==> flow/design.v <==
`timescale 1ns/10ps
module LBP ( clk, reset, gray_addr, gray_req, gray_ready, gray_data, lbp_addr, lbp_valid, lbp_data, finish);
input clk;
input reset;
output reg [13:0] gray_addr;
output reg gray_req;
input gray_ready;
input [7:0] gray_data;
output reg [13:0] lbp_addr;
output reg lbp_valid;
output reg [7:0] lbp_data;
output reg finish;
reg [2:0] state, next_state;
reg [6:0] x, y;
reg [3:0] counter;
wire [6:0] x_b, x_f, y_b, y_f;
assign x_b = x - 7'd1;
assign x_f = x + 7'd1;
assign y_b = y - 7'd1;
assign y_f = y + 7'd1;
wire [13:0] g0_addr, g1_addr, g2_addr, g3_addr, g4_addr, g5_addr, g6_addr, g7_addr;
reg [13:0] gc_addr;
assign g0_addr = {y_b, x_b};  
assign g1_addr = {y_b, x};    
assign g2_addr = {y_b, x_f};  
assign g3_addr = {y, x_b};    
assign g4_addr = {y, x_f};    
assign g5_addr = {y_f, x_b};  
assign g6_addr = {y_f, x};    
assign g7_addr = {y_f, x_f};  
reg [7:0] gc_data;
wire [3:0] counter_minus_one;
assign counter_minus_one = counter - 4'd1;
parameter IDLE = 3'd0;
parameter READ_CENTER = 3'd1;
parameter READ_NEIGHBORS = 3'd2;
parameter RESULT = 3'd3;
parameter FINISH = 3'd4;
always@(posedge clk or posedge reset) begin
    if(reset) state <= IDLE;
    else state <= next_state;
end
always@(*) begin
    case(state)
        IDLE: begin
            if(gray_ready) next_state = READ_CENTER;
            else next_state = IDLE;
        end
        READ_CENTER: next_state = READ_NEIGHBORS;
        READ_NEIGHBORS: begin
            if(counter == 4'd8) next_state = RESULT;
            else next_state = READ_NEIGHBORS;
        end
        RESULT: begin
            if(gc_addr == 14'd16254) next_state = FINISH;  
            else next_state = READ_CENTER;
        end
        FINISH: next_state = FINISH;
        default: next_state = IDLE;
    endcase
end
always@(posedge clk or posedge reset) begin
    if(reset) begin
        x <= 7'd1;
        y <= 7'd1;
    end
    else if(next_state == RESULT && x == 7'd126) begin
        x <= 7'd1;
        y <= y + 7'd1;
    end
    else if(next_state == RESULT) begin
        x <= x + 7'd1;
    end
end
always@(posedge clk or posedge reset) begin
    if(reset) counter <= 4'd0;
    else if(next_state == READ_NEIGHBORS) counter <= counter + 4'd1;
    else if(state == RESULT) counter <= 4'd0;
end
always@(posedge clk or posedge reset) begin
    if(reset) gc_addr <= 14'd129;  
    else if(next_state == READ_CENTER) gc_addr <= {y, x};
end
always@(posedge clk or posedge reset) begin
    if(reset) gray_req <= 1'b0;
    else if(next_state == READ_CENTER || next_state == READ_NEIGHBORS) gray_req <= 1'b1;
    else gray_req <= 1'b0;
end
always@(posedge clk or posedge reset) begin
    if(reset) lbp_valid <= 1'b0;
    else if(next_state == RESULT) lbp_valid <= 1'b1;
    else lbp_valid <= 1'b0;
end
always@(posedge clk or posedge reset) begin
    if(reset) finish <= 1'b0;
    else if(state == FINISH) finish <= 1'b1;
end
always@(posedge clk or posedge reset) begin
    if(reset) gray_addr <= 14'd0;
    else if(next_state == READ_CENTER) gray_addr <= {y, x};
    else if(next_state == READ_NEIGHBORS) begin
        case(counter)
            4'd0: gray_addr <= g0_addr;
            4'd1: gray_addr <= g1_addr;
            4'd2: gray_addr <= g2_addr;
            4'd3: gray_addr <= g3_addr;
            4'd4: gray_addr <= g4_addr;
            4'd5: gray_addr <= g5_addr;
            4'd6: gray_addr <= g6_addr;
            4'd7: gray_addr <= g7_addr;
            default: gray_addr <= 14'd0;
        endcase
    end
end
always@(posedge clk or posedge reset) begin
    if(reset) lbp_addr <= 14'd0;
    else if(next_state == RESULT) lbp_addr <= gc_addr;
end
always@(posedge clk or posedge reset) begin
    if(reset) begin
        lbp_data <= 8'd0;
        gc_data <= 8'd0;
    end
    else if(state == READ_CENTER) begin
        gc_data <= gray_data;  
        lbp_data <= 8'd0;     
    end
    else if(state == READ_NEIGHBORS) begin
        if(counter > 4'd0 && gray_data >= gc_data) begin
            lbp_data <= lbp_data | (8'd1 << counter_minus_one);
        end
    end
end
endmodule
* Reports on LBP
What the tools print for LBP, step after step.
Lines are those of the file above, counted from 1.
Cell names lack the library's common part.
The mark n/a stands for no value.
- Design top :: LBP
- Clock input :: clk
- Cell library :: sky130hd
- Corner :: tt_025C_1v80

* Word level
Counts by Yosys on the flattened word-level netlist (proc, flatten, opt, wreduce; memories kept). Register bits leave out memories and registers merged into their read ports (data or address). Print and check cells are left out. Cells with the same type and inputs are merged into one.
- Flip-flop bits (word level) :: 82
- Input port bits :: 11
- Output and inout port bits :: 39
- Word-level cells :: 66
- $add $sub $neg :: 6
- Magnitude comparators :: 2
- Eq/ne operators :: 17
- Shifts and indexed selects :: 1
- Mux-type cells :: 16
- Bitwise logic cells :: 1
- Reduce/logical cells :: 11
** Operators by type and width (number)
- parallel mux 14 bit (select 8 bit) :: 1
- 2-to-1 mux 14 bit :: 2
- 2-to-1 mux 8 bit :: 3
- == test 4 x 3 -> 1 bit (second input constant) :: 4
- parallel mux 3 bit (select 5 bit) :: 1
- == test 14 bit (second input constant) :: 1
- adder 7 x 1 -> 7 bit (second input constant) :: 2
- subtractor 7 x 1 -> 7 bit (second input constant) :: 2
- 2-to-1 mux 7 bit :: 2
- == test 3 x 2 -> 1 bit (second input constant) :: 4
- nonzero test 2 bit :: 5
- left shift 1 x 4 -> 8 bit (first input constant) :: 1
- == test 4 x 2 -> 1 bit (second input constant) :: 2
- greater-or-equal comparator 8 bit :: 1
- bitwise OR 8 bit :: 1
- 2-to-1 mux 4 bit :: 2
- == test 7 bit (second input constant) :: 1
- == test 3 x 1 -> 1 bit (second input constant) :: 2
- adder 4 x 1 -> 4 bit (second input constant) :: 1
- subtractor 4 x 1 -> 4 bit (second input constant) :: 1
- > comparator 4 x 1 -> 1 bit (second input constant) :: 1
- == test 4 x 1 -> 1 bit (second input constant) :: 1
- == test 4 bit (second input constant) :: 1
- zero test 4 bit :: 1
- 2-to-1 mux 1 bit :: 4
- == test 3 bit (second input constant) :: 1
- zero test 3 bit :: 1
- 2-to-1 mux 3 bit :: 1
Not listed: further kinds 3, cells in them 4.

* Longest topological paths
Yosys ltp: most cells in a row. Word level: on the elaborated netlist, between registers, memories and ports. Mapped: between sequential cells and ports; inverters and the memories' decode and read muxes count.
- Depth after elaboration :: 6
- ABC_AREA :: 1
- Depth in mapped cells :: 13
- Mapped depth without buffers :: 12

* Netlist
The flow's flattened synthesis, as Yosys stat reports it; memories are mapped. The netlist is that of the ABC_AREA named above (0 if unset); the other value can give another one.
Totals and module areas in this step are rounded.
** Cell types
- dfrtp_1 :: number 79, area in all 1.98E+03 µm²
- nand2_1 :: number 146, area in all 548.026 µm²
- nand3_2 :: number 34, area in all 340.326 µm²
- ha_1 :: number 20, area in all 250.24 µm²
- nand3_1 :: number 49, area in all 245.235 µm²
- inv_1 :: number 60, area in all 225.216 µm²
- o21ai_0 :: number 38, area in all 190.182 µm²
- dfstp_2 :: number 5, area in all 131.376 µm²
- nor2_1 :: number 34, area in all 127.622 µm²
- xor2_1 :: number 13, area in all 113.859 µm²
- o21ai_1 :: number 21, area in all 105.101 µm²
- a31oi_1 :: number 8, area in all 50.048 µm²
- buf_6 :: number 4, area in all 45.043 µm²
- nand4_1 :: number 7, area in all 43.792 µm²
- buf_12 :: number 2, area in all 40.038 µm²
- nor2_2 :: number 6, area in all 37.536 µm²
- a21oi_1 :: number 7, area in all 35.034 µm²
- buf_2 :: number 6, area in all 30.029 µm²
Not listed: further types 16, cells in them 35.
- Cell count :: 574
- Cell area after synthesis :: 4760 µm²
- Sequential area :: 2110 µm²
- Mapped flip-flops :: 84
- Buffer cells :: 20

* Timing after synthesis
Source: OpenSTA report_checks on the synthesized netlist (no wires, ideal clock, input and output delay 20% of the period each), path of least setup slack; recovery checks are left aside. Register names are those of the netlist, which keeps one name where synthesis merged equal registers.
- Path kind :: input to register
- Start point :: input port gray_data[5]
- End point :: register lbp_data[0]
- Clock period :: 3.97 ns
- External input delay :: 0.794 ns
- Library setup time :: 0.117 ns
- Launch time at the first pin :: 0.794 ns
- Arrival :: 1.893 ns
- Data required time :: 3.853 ns
- Path slack :: 1.959 ns
- Path delay :: 1.216 ns
- Stages :: 9
- Buffers on the path :: 0
- Synthesis period reached :: 2.011 ns
"path delay" is the arrival time less input delay plus setup time.
"stages": output pins that drive a net of the path, with the launching flip-flop's if there is one; two outputs of one cell count as two.
"synthesis period reached" = period - worst setup slack (recovery checks aside). The figure is calculated, with input and output delays left at 20% of the set period.
Between the ends stands the longest chain of elaborated cells between them, by number of cells; it is not shown to be the way that was timed. Of several equally long chains one is given.
A line is the first line of the expression or statement that the cell stems from. Yosys adds cells for indexed reads and writes and turns some case tables into memories.
A register here has more assigning lines than the two given.
- Cells stage by stage :: ha_1 > a21oi_1 > nor2_1 > nor2_1 > nand4_1 > nand2_1 > nand2_1 > nand2_1 > nand2_1
- Length of the longest elaborated chain :: 5
- Elaborated cells on any way between the ends :: 7
- Source lines of those cells :: 3
- Classes of those cells :: 1 x compare; 3 x mux; 3 x reduce/logical
** RTL lines, path after synthesis
- from (decl) :: line 8 : input [7:0] gray_data;
- greater-or-equal comparator 8 bit :: line 129 : if(counter > 4'd0 && gray_data >= gc_data) begin
- logical AND 1 bit :: line 129
- 2-to-1 mux 8 bit :: line 129
- 2-to-1 mux 8 bit :: line 128 : else if(state == READ_NEIGHBORS) begin
- 2-to-1 mux 8 bit :: line 124 : else if(state == READ_CENTER) begin
- to (assign) :: line 126 : lbp_data <= 8'd0;
- to (assign) :: line 130 : lbp_data <= lbp_data | (8'd1 << counter_minus_one);
- to (decl) :: line 11 : output reg [7:0] lbp_data;

* Worst path after layout
From the final timing report of stored run 1: the path of least setup slack in the routed layout; clock arrival at registers is part of the times.
- Path kind :: register to register
- Start point :: register counter[0]
- End point :: register y[5]
- Clock period :: 3.33 ns
- Library setup time :: 0.07 ns
- Launch time at the first pin :: 0.33 ns
- Arrival :: 2.68 ns
- Data required time :: 3.59 ns
- Path slack :: 0.92 ns
- Stages :: 11
- Buffers on the path :: 0
Between the ends stands the longest chain of elaborated cells between them, by number of cells; it is not shown to be the way that was timed. Of several equally long chains one is given.
A register here has more assigning lines than the two given.
- Cells stage by stage :: dfrtp_1 > inv_1 > ha_1 > nand2_1 > nor2_1 > nand2_1 > nand3_4 > nand2_2 > nor2_4 > nand2_1 > o21ai_1
- Length of the longest elaborated chain :: 5
- Elaborated cells on any way between the ends :: 5
- Classes of those cells :: 2 x eq/ne; 2 x mux; 1 x reduce/logical
** RTL lines, path post-layout
- from (decl) :: line 15 : reg [3:0] counter;
- from (assign) :: line 76 : if(reset) counter <= 4'd0;
- from (assign) :: line 77 : else if(next_state == READ_NEIGHBORS) counter <= counter + 4'd1;
- == test 4 bit :: line 51 : if(counter == 4'd8) next_state = RESULT;
- 2-to-1 mux 1 bit :: line 51
- parallel mux 3 bit (select 5 bit) :: line 44 : case(state)
- == test 3 x 2 -> 1 bit :: line 67 : else if(next_state == RESULT && x == 7'd126) begin
- logical AND 1 bit :: line 67
- to (assign) :: line 65 : y <= 7'd1;
- to (assign) :: line 69 : y <= y + 7'd1;
- to (decl) :: line 14 : reg [6:0] x, y;

Ticket comment

Record of 2 stored runs of the RTL-to-layout flow on LBP, platform sky130hd. The runs are unordered. Constraints: input delay and output delay 20% of the set period each, output load 0.01 pF.
"achieved clock period" = clock period - worst setup slack. The figure is calculated, with input and output delays left at 20% of the set period.
The results are shown rounded.

** Stored run 1
- Settings :: period_ns=3.33; CORE_UTILIZATION=36; SETUP_SLACK_MARGIN=-0.15; CORE_ASPECT_RATIO=0.56; CORE_MARGIN=7; TNS_END_PERCENT=40; ABC_AREA=1; GPL_ROUTABILITY_DRIVEN=0; MAX_ROUTING_LAYER=met5; CAP_MARGIN=20; SLEW_MARGIN=20
- Post-synthesis cell area :: 4760 µm²
- Overall die area :: 16800 µm²
- Std-cell area (final layout) :: 5640 µm²
- Smallest setup slack :: 0.915 ns
- Achieved clock period :: 2.415 ns

** Stored run 2
- Settings :: period_ns=2.86; CORE_UTILIZATION=19; SETUP_SLACK_MARGIN=-0.08; PLACE_DENSITY_LB_ADDON=0.15; CORE_MARGIN=8; CELL_PAD_IN_SITES_GLOBAL_PLACEMENT=0; CELL_PAD_IN_SITES_DETAIL_PLACEMENT=2; TNS_END_PERCENT=60; ABC_AREA=1; CTS_CLUSTER_DIAMETER=72; CAP_MARGIN=10; SLEW_MARGIN=40; MIN_ROUTING_LAYER=met2
- Post-synthesis cell area :: 4760 µm²
- Overall die area :: 30400 µm²
- Std-cell area (final layout) :: 5870 µm²
- Smallest setup slack :: 0.515 ns
- Achieved clock period :: 2.345 ns
